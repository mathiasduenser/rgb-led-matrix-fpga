==> flow/design.v <==
module rgb_fpga_display_ctrl (
    input               rst_n,           
    input               clk,             
    input               enable,          
    input               line_rdy,        
    output logic        line_start,  
    output logic        frame_rdy,   
    output logic [3:0]  matrix_addr   
);
    logic matrix_addr_increase;
    logic matrix_addr_reset;
    always_ff @ (posedge clk or negedge rst_n) begin : address_counter
        if (!rst_n)
            matrix_addr <= 4'd0;
        else begin
            if(matrix_addr_reset)
                matrix_addr <= 4'd0;
            else begin
                if(matrix_addr_increase && !(&matrix_addr))                      
                    matrix_addr <= matrix_addr + 4'd1;
            end
        end
    end : address_counter
    enum logic [2:0] {
        IDLE            =   3'd0,
        RUNNING         =   3'd1,
        NEXT_LINE       =   3'd2,
        NEXT_FRAME      =   3'd3
    } fsm_display_ctrl_current_state, fsm_display_ctrl_next_state;
    always_ff @ (posedge clk or negedge rst_n) begin : display_ctrl_seq
        if (!rst_n)     fsm_display_ctrl_current_state <= IDLE;
        else            fsm_display_ctrl_current_state <= fsm_display_ctrl_next_state;     
    end
    always_comb begin : display_ctrl_comb
        line_start                  = 1'b0;
        matrix_addr_reset           = 1'b0;
        matrix_addr_increase        = 1'b0;
        frame_rdy                   = 1'b0;
        fsm_display_ctrl_next_state = fsm_display_ctrl_current_state;
        case ( fsm_display_ctrl_next_state )  
            IDLE            :   begin
                                    matrix_addr_reset = 1'b1;
                                    if(enable) begin                             
                                        line_start = 1'b1;
                                        fsm_display_ctrl_next_state = RUNNING;
                                    end else begin
                                        fsm_display_ctrl_next_state = IDLE;         
                                    end
                                end
            RUNNING         :   if(!enable) begin                                
                                    fsm_display_ctrl_next_state = IDLE;
                                end else if(line_rdy) begin                      
                                    fsm_display_ctrl_next_state = NEXT_LINE;
                                end
            NEXT_LINE       :   if(!enable) begin
                                    fsm_display_ctrl_next_state = IDLE;
                                end else begin
                                    if(matrix_addr < 4'd15) begin
                                        matrix_addr_increase = 1'b1;
                                        line_start = 1'b1;
                                        fsm_display_ctrl_next_state = RUNNING;
                                    end else begin
                                        matrix_addr_reset = 1'b1;
                                        frame_rdy = 1'b1;
                                        fsm_display_ctrl_next_state = NEXT_FRAME;
                                    end                                    
                                end
            NEXT_FRAME      :   if(!enable) begin
                                    fsm_display_ctrl_next_state = IDLE;
                                end else begin                                   
                                    line_start = 1'b1;
                                    fsm_display_ctrl_next_state = RUNNING;
                                end
            default             fsm_display_ctrl_next_state = IDLE;
        endcase
    end : display_ctrl_comb
endmodule
module rgb_fpga_line (
    input               rst_n,       
    input               clk,         
    input               enable,      
    input               line_start,  
    input [31:0][7:0]   data,        
    output logic        clk_o,       
    output logic        line_o,      
    output logic        line_lat,    
    output logic        line_oe,     
    output logic        line_rdy     
);
    logic   [7:0]       pwm_cnt;
    bit     [31:0]      col_cnt;
    always_ff @ (negedge rst_n or posedge clk) begin : pwm_counter
        if (!rst_n) begin
            pwm_cnt <= 8'd0;                                         
        end else begin
            if(!enable)
                pwm_cnt <= 8'd0;
            else
                if(clk_o) begin
                    if(pwm_cnt == 8'd255 && (col_cnt == 5'd31))          
                        pwm_cnt <= 8'd0;
                    else if(pwm_cnt < 8'd255 && (col_cnt == 5'd31))      
                        pwm_cnt <= pwm_cnt + 8'd1;
                end
        end
    end : pwm_counter
    always_ff @ (negedge rst_n or posedge clk) begin : col_counter
        if (!rst_n) begin
            col_cnt <= 5'd0;                                         
        end else begin
            if(!enable)
                col_cnt <= 5'd0;
            else
                if(clk_o) begin
                    if(col_cnt < 5'd31)                                  
                        col_cnt <= col_cnt + 5'd1;
                    else if (clk_o)
                        col_cnt <= 5'd0;
                end
        end
    end : col_counter
    assign line_o = (enable) ? (data[col_cnt] > pwm_cnt) : 5'd0;
    always_ff @ (negedge rst_n or posedge clk) begin : clk_generator
        if (!rst_n) begin
            clk_o <= 1'b0;           
        end else begin
            if(!enable)
                clk_o <= 1'b0;
            else
                if(!line_rdy && !line_lat)
                    clk_o <= !clk_o;
                else
                    clk_o <= 1'b0;
        end
    end : clk_generator
    always_ff @ (negedge rst_n or posedge clk) begin : line_latch
        if (!rst_n) begin
            line_lat <= 1'b0;           
        end else begin
            if(!enable)
                line_lat <= 1'b0;
            else
                if(col_cnt == 5'd31 && clk_o) begin
                    line_lat <= 1'b1;
                end else begin
                    line_lat <= 1'b0;
                end
        end
    end : line_latch
    always_ff @ (negedge rst_n or posedge clk) begin : line_output_enable
        if (!rst_n) begin
            line_oe <= 1'b1;           
        end else begin
            if(!enable)
                line_oe <= 1'b1;
            else
                if(((col_cnt == 5'd31) && clk_o) || line_lat)
                    line_oe <= 1'b1;
                else
                    line_oe <= 1'b0;
        end
    end : line_output_enable
    always_ff @ (negedge rst_n or posedge clk) begin : line_ready
        if (!rst_n) begin
            line_rdy <= 1'b1;        
        end else begin
            if(!enable)
                line_rdy <= 1'b1;
            else
                if(line_start)
                    line_rdy <= 1'b0;
                if(pwm_cnt == 8'd255 && (col_cnt == 5'd31) && clk_o)
                    line_rdy <= 1'b1;
        end
    end : line_ready
endmodule
module rgb_fpga_toplevel (
    input               rst_n,       
    input               clk,         
    input               enable,      
    output logic        matrix_r0,   
    output logic        matrix_g0,   
    output logic        matrix_b0,   
    output logic        matrix_r1,   
    output logic        matrix_g1,   
    output logic        matrix_b1,   
    output logic        matrix_clk,  
    output logic        matrix_oe,   
    output logic        matrix_lat,  
    output logic [3:0]  matrix_addr, 
    output logic        line_start   
);
    logic [31:0][7:0] data;          
    logic [31:0][7:0] data_g;        
    logic       line_rdy;
    logic       frame_rdy;
    assign data = {8'd255,8'd128,8'd10,8'd1,8'd0,8'd0,8'd0,8'd0,
                     8'd0,8'd0,8'd0,8'd0,8'd0,8'd0,8'd0,8'd0,
                     8'd0,8'd0,8'd0,8'd0,8'd0,8'd0,8'd0,8'd0,
                     8'd0,8'd0,8'd0,8'd0,8'd0,8'd0,8'd0,8'd255};  
    assign data_g = {8'd0,8'd0,8'd0,8'd0,8'd0,8'd0,8'd0,8'd0,
                     8'd0,8'd0,8'd0,8'd0,8'd0,8'd0,8'd0,8'd0,
                     8'd0,8'd0,8'd0,8'd0,8'd0,8'd0,8'd0,8'd0,
                     8'd0,8'd0,8'd0,8'd0,8'd0,8'd0,8'd0,8'd0};  
    rgb_fpga_display_ctrl   o_rgp_fpga_display_ctrl(
        .rst_n          (rst_n),                 
        .clk            (clk),                   
        .enable         (enable),                
        .line_rdy       (line_rdy),              
        .line_start     (line_start),            
        .frame_rdy      (frame_rdy),             
        .matrix_addr    (matrix_addr)            
    );
    rgb_fpga_line   o_rgb_fpga_line_red_0(
        .rst_n          (rst_n),                 
        .clk            (clk),                   
        .enable         (enable),                
        .line_start     (line_start),            
        .data           (data),                  
        .clk_o          (matrix_clk),            
        .line_o         (matrix_r0),             
        .line_lat       (matrix_lat),            
        .line_oe        (matrix_oe),             
        .line_rdy       (line_rdy)               
    );
    rgb_fpga_line   o_rgb_fpga_line_green_0(
        .rst_n          (rst_n),                 
        .clk            (clk),                   
        .enable         (enable),                
        .line_start     (line_start),            
        .data           (data_g),                
        .clk_o          (),                      
        .line_o         (matrix_g0),             
        .line_lat       (),                      
        .line_oe        (),                      
        .line_rdy       ()                       
    );
    rgb_fpga_line   o_rgb_fpga_line_blue_0(
        .rst_n          (rst_n),                 
        .clk            (clk),                   
        .enable         (enable),                
        .line_start     (line_start),            
        .data           (data_g),                
        .clk_o          (),                      
        .line_o         (matrix_b0),             
        .line_lat       (),                      
        .line_oe        (),                      
        .line_rdy       ()                       
    );
    rgb_fpga_line   o_rgb_fpga_line_red_1(
        .rst_n          (rst_n),                 
        .clk            (clk),                   
        .enable         (enable),                
        .line_start     (line_start),            
        .data           (data_g),                
        .clk_o          (),                      
        .line_o         (matrix_r1),             
        .line_lat       (),                      
        .line_oe        (),                      
        .line_rdy       ()                       
    );
    rgb_fpga_line   o_rgb_fpga_line_green_1(
        .rst_n          (rst_n),                 
        .clk            (clk),                   
        .enable         (enable),                
        .line_start     (line_start),            
        .data           (data_g),                
        .clk_o          (),                      
        .line_o         (matrix_g1),             
        .line_lat       (),                      
        .line_oe        (),                      
        .line_rdy       ()                       
    );
    rgb_fpga_line   o_rgb_fpga_line_blue_1(
        .rst_n          (rst_n),                 
        .clk            (clk),                   
        .enable         (enable),                
        .line_start     (line_start),            
        .data           (data),               	 
        .clk_o          (),                      
        .line_o         (matrix_b1),             
        .line_lat       (),                      
        .line_oe        (),                      
        .line_rdy       ()                       
    );
endmodule
## Reports on rgb_fpga_toplevel

Tool output for the design above, in the order of the flow.
Lines are those of the file above, counted from 1.
Operators carry their Yosys type and port widths (W data, S select, Z words).
Library cell names are shortened.
Not given: n/a

- Top module: rgb_fpga_toplevel
- Clock: clk
- Standard-cell library: sky130hd
- Timing corner: tt_025C_1v80

## Elaborated design

Yosys after proc, flatten, opt, wreduce and memory -nomap, before mapping. Memory bits, and registers merged into a memory's read port (data or address), are not among the register bits. Print and check cells are not counted.

- Register bits after elaboration: 266
- Elaborated cells: 264

- Reductions and logical operators: 61
- Mux-type cells: 98
- Add/sub/neg operators: 13
- Order comparisons: 19
- Equality and inequality tests: 34
- Shift-type cells: 6

Operator list:

| kind | number |
|---|---|
| $shiftx A256 B32 Y8 const A | 6 |
| $mux W32 | 18 |
| $add A32 B1 Y32 const B | 6 |
| $lt A32 B5 Y1 const B | 6 |
| $eq A32 B5 Y1 const B | 6 |
| $mux W8 | 24 |
| $add A8 B1 Y8 const B | 6 |
| $gt A8 B8 Y1 | 6 |
| $lt A8 B8 Y1 const B | 6 |
| $eq A8 B8 Y1 const B | 6 |
| $mux W1 | 47 |
| $ne A3 B1 Y1 const B | 12 |
| $logic_and A1 B1 Y1 | 31 |
| $logic_not A1 Y1 | 19 |
| $ne A2 B1 Y1 const B | 6 |
| $reduce_and A2 Y1 | 6 |
| $pmux W3 S3 | 1 |
| $mux W3 | 3 |
| $mux W4 | 2 |
| $eq A3 B2 Y1 const B | 2 |
| $add A4 B1 Y4 const B | 1 |
| $lt A4 B4 Y1 const B | 1 |
| $reduce_and A4 Y1 | 1 |
| $pmux W1 S2 | 2 |
| $eq A3 B1 Y1 const B | 1 |
| $ne A3 B2 Y1 const B | 1 |
| $logic_not A3 Y1 | 1 |
| $reduce_bool A2 Y1 | 1 |

Not listed: further kinds 3, cells in them 3.

## Logic depth

Yosys ltp: most cells in a row. Word level: on the elaborated netlist, between registers, memories and ports. Mapped: between sequential cells and ports; inverters and the memories' decode and read muxes count.

- Word-level depth: 7
- ABC_AREA: 0
- Mapped depth: 11
- Gate-level depth less buffers: 10

## After synthesis

Yosys stat after the flow's synthesis: flattened, memories mapped to cells. It holds for the ABC_AREA given above (unset counts as 0); a run with the other value may have another netlist.
Totals and module areas in this step are rounded.

Cells by type:

| cell type | number | total area (um2) |
|---|---|---|
| dfrtp_1 | 91 | 2.28E+03 |
| ha_1 | 21 | 262.752 |
| nor2_1 | 66 | 247.738 |
| nand2_1 | 50 | 187.68 |
| a21oi_1 | 37 | 185.178 |
| nand4_1 | 26 | 162.656 |
| nand3_1 | 28 | 140.134 |
| nor4_1 | 22 | 137.632 |
| dfstp_2 | 4 | 105.101 |
| mux2i_1 | 9 | 90.086 |
| o21a_1 | 12 | 90.086 |
| and2_1 | 14 | 87.584 |
| inv_1 | 22 | 82.579 |
| a31oi_1 | 10 | 62.56 |
| and3_1 | 10 | 62.56 |
| and4_1 | 7 | 61.309 |
| xor2_1 | 7 | 61.309 |
| nor3_1 | 11 | 55.053 |

Not listed: further types 30, cells in them 88.

- Buffers: 23
- Standard cells after synthesis: 535
- Area of sequential cells: 2380 um2
- Flip-flops: 95
- Mapped area: 4940 um2

The figures by module come from a second, unflattened synthesis with its own total; it is not the netlist above.

- Cells (unflattened synthesis): 2395
- Area total of the unflattened synthesis: 26100 um2

Each row is one instance without its submodules.

By module:

| module | area (um2) | cells | instances |
|---|---|---|---|
| rgb_fpga_line | 4290 | 393 | 6 |
| rgb_fpga_display_ctrl | 354 | 35 | 1 |
| rgb_fpga_toplevel | 7.5 | 2 | 1 |

## Worst setup path after synthesis

Source: OpenSTA report_checks on the synthesized netlist (no wires, ideal clock, input and output delay 20% of the period each), path of least setup slack; recovery checks are left aside. Register names are those of the netlist, which keeps one name where synthesis merged equal registers.

- Kind: reg2out
- Start: reg o_rgb_fpga_line_red_0.col_cnt[2]
- End: out matrix_r0
- Arrival: 2.284 ns
- Required time: 3.016 ns
- External output delay: 0.754 ns
- Setup slack: 0.732 ns
- Period: 3.77 ns
- Driving pins on the path: 11
- Path buffers: 1
- Path delay: 2.284 ns
- Period reached after synthesis: 3.038 ns

"path delay" is the arrival time less input delay plus setup time.
A path that ends at an output port has no setup time.
"driving pins on the path": output pins that drive a net of the path, with the launching flip-flop's if there is one; two outputs of one cell count as two.
"period reached after synthesis" = period - worst setup slack (recovery checks aside). The figure is calculated, with input and output delays left at 20% of the set period.
The rows between start and end are the longest chain of elaborated cells between them; the timing report does not say that the signal goes this way. Where chains are equally long, one stands for them.
Each line given opens the expression or statement behind the cell; cells for indexed reads and writes are added by Yosys, which also makes memories of some case tables.
A register here has more assigning lines than the two given.

- Cells stage by stage: dfrtp_1 > clkbuf_1 > or4_1 > nor2_1 > o21bai_1 > a21oi_1 > ha_1 > a21o_1 > a21o_1 > a21oi_1 > a21oi_1
- Length of the longest elaborated chain: 3
- Elaborated cells on any way between the ends: 3
- Source lines of those cells: 1

Ends and longest elaborated chain, post-synthesis:

| element | RTL line | RTL |
|---|---|---|
| start: declaration | 91 | `bit     [31:0]      col_cnt;` |
| start: assignment | 109 | `col_cnt <= 5'd0;` |
| start: assignment | 116 | `col_cnt <= col_cnt + 5'd1;` |
| $shiftx A256 B32 Y8 | 122 | `assign line_o = (enable) ? (data[col_cnt] > pwm_cnt) : 5'd0;` |
| $gt A8 B8 Y1 | 122 |  |
| $mux W1 | 122 |  |
| end: declaration | 181 | `output logic        matrix_r0,` |

## Timing after layout

From the final timing report of flow run 1: the path of least setup slack in the routed layout; clock arrival at registers is part of the times.

- Kind: reg2out
- Start: reg o_rgb_fpga_line_blue_1.col_cnt[3]
- End: out matrix_b1
- Driving pins on the path: 12
- Path buffers: 1
- External output delay: 0.70 ns
- Period: 3.49 ns
- Arrival: 2.71 ns
- Required time: 2.79 ns
- Setup slack: 0.08 ns

The rows between start and end are the longest chain of elaborated cells between them; the timing report does not say that the signal goes this way. Where chains are equally long, one stands for them.
A register here has more assigning lines than the two given.

- Cells stage by stage: dfrtp_1 > or4_4 > nor2_4 > o21bai_4 > a21oi_2 > ha_1 > nor2b_1 > o21a_1 > o21a_1 > o21bai_1 > a21oi_1 > buf_2
- Length of the longest elaborated chain: 3
- Elaborated cells on any way between the ends: 3
- Source lines of those cells: 1

Ends and longest elaborated chain, after layout:

| element | RTL line | RTL |
|---|---|---|
| start: declaration | 91 | `bit     [31:0]      col_cnt;` |
| start: assignment | 109 | `col_cnt <= 5'd0;` |
| start: assignment | 116 | `col_cnt <= col_cnt + 5'd1;` |
| $shiftx A256 B32 Y8 | 122 | `assign line_o = (enable) ? (data[col_cnt] > pwm_cnt) : 5'd0;` |
| $gt A8 B8 Y1 | 122 |  |
| $mux W1 | 122 |  |
| end: declaration | 186 | `output logic        matrix_b1,` |

Data sheet: physical implementation of rgb_fpga_toplevel

Design rgb_fpga_toplevel on sky130hd. What follows are 2 stored runs of the flow, each under its own settings; their order means nothing. The constraints put input and output delay at 20% of the set period each and load the outputs with 0.01 pF.
"total power of the final layout": no workload was simulated; the value follows from the tool's default switching activity.
The measured numbers are rounded.

### Flow run 1

==> flow/run.sh <==
#!/bin/bash
# the make line also repeats the synthesis and layout settings of config.mk as NAME=value (left out here)
make -C /OpenROAD-flow-scripts/flow DESIGN_CONFIG=/design/flow/config.mk WORK_HOME=/design/flow/orfs CLKGATE_MAP_FILE= finish
==> flow/config.mk <==
export PLATFORM = sky130hd
export DESIGN_NAME = rgb_fpga_toplevel
export DESIGN_NICKNAME = rgb_fpga_toplevel
export VERILOG_FILES = /design/flow/design.v
export SDC_FILE = /design/flow/constraint.sdc
export NUM_CORES = 4
export LEC_CHECK = 0
export CAP_MARGIN = 20
export CORE_MARGIN = 10
export CORE_UTILIZATION = 41
export CTS_CLUSTER_DIAMETER = 24
export GPL_TIMING_DRIVEN = 0
export MAX_ROUTING_LAYER = met4
export PLACE_DENSITY_LB_ADDON = 0.18
export SLEW_MARGIN = 20
==> flow/constraint.sdc <==
create_clock -name core_clock -period 3.49 [get_ports {clk}]
set_input_delay 0.6980 -clock core_clock [delete_from_list [all_inputs] [get_ports {clk}]]
set_output_delay 0.6980 -clock core_clock [all_outputs]
set_load 0.01 [all_outputs]

Results of flow run 1:
- Standard-cell area of the final layout: 5760 um2
- Sum of negative setup slack: 0.000 ns
- Die area: 16900 um2
- Smallest setup slack: 0.082 ns
- Total power of the final layout: 2.51 mW
- Chip area in the Yosys report: 4940 um2

### Flow run 2

==> flow/run.sh <==
#!/bin/bash
# the make line also repeats the synthesis and layout settings of config.mk as NAME=value (left out here)
make -C /OpenROAD-flow-scripts/flow DESIGN_CONFIG=/design/flow/config.mk WORK_HOME=/design/flow/orfs CLKGATE_MAP_FILE= finish
==> flow/config.mk <==
export PLATFORM = sky130hd
export DESIGN_NAME = rgb_fpga_toplevel
export DESIGN_NICKNAME = rgb_fpga_toplevel
export VERILOG_FILES = /design/flow/design.v
export SDC_FILE = /design/flow/constraint.sdc
export NUM_CORES = 4
export LEC_CHECK = 0
export CAP_MARGIN = 20
export CORE_MARGIN = 2
export CORE_UTILIZATION = 40
export SLEW_MARGIN = 20
==> flow/constraint.sdc <==
create_clock -name core_clock -period 5.1 [get_ports {clk}]
set_input_delay 1.0200 -clock core_clock [delete_from_list [all_inputs] [get_ports {clk}]]
set_output_delay 1.0200 -clock core_clock [all_outputs]
set_load 0.01 [all_outputs]

Results of flow run 2:
- Standard-cell area of the final layout: 5490 um2
- Sum of negative setup slack: 0.000 ns
- Die area: 13300 um2
- Smallest setup slack: 0.845 ns
- Total power of the final layout: 1.55 mW
- Chip area in the Yosys report: 4940 um2
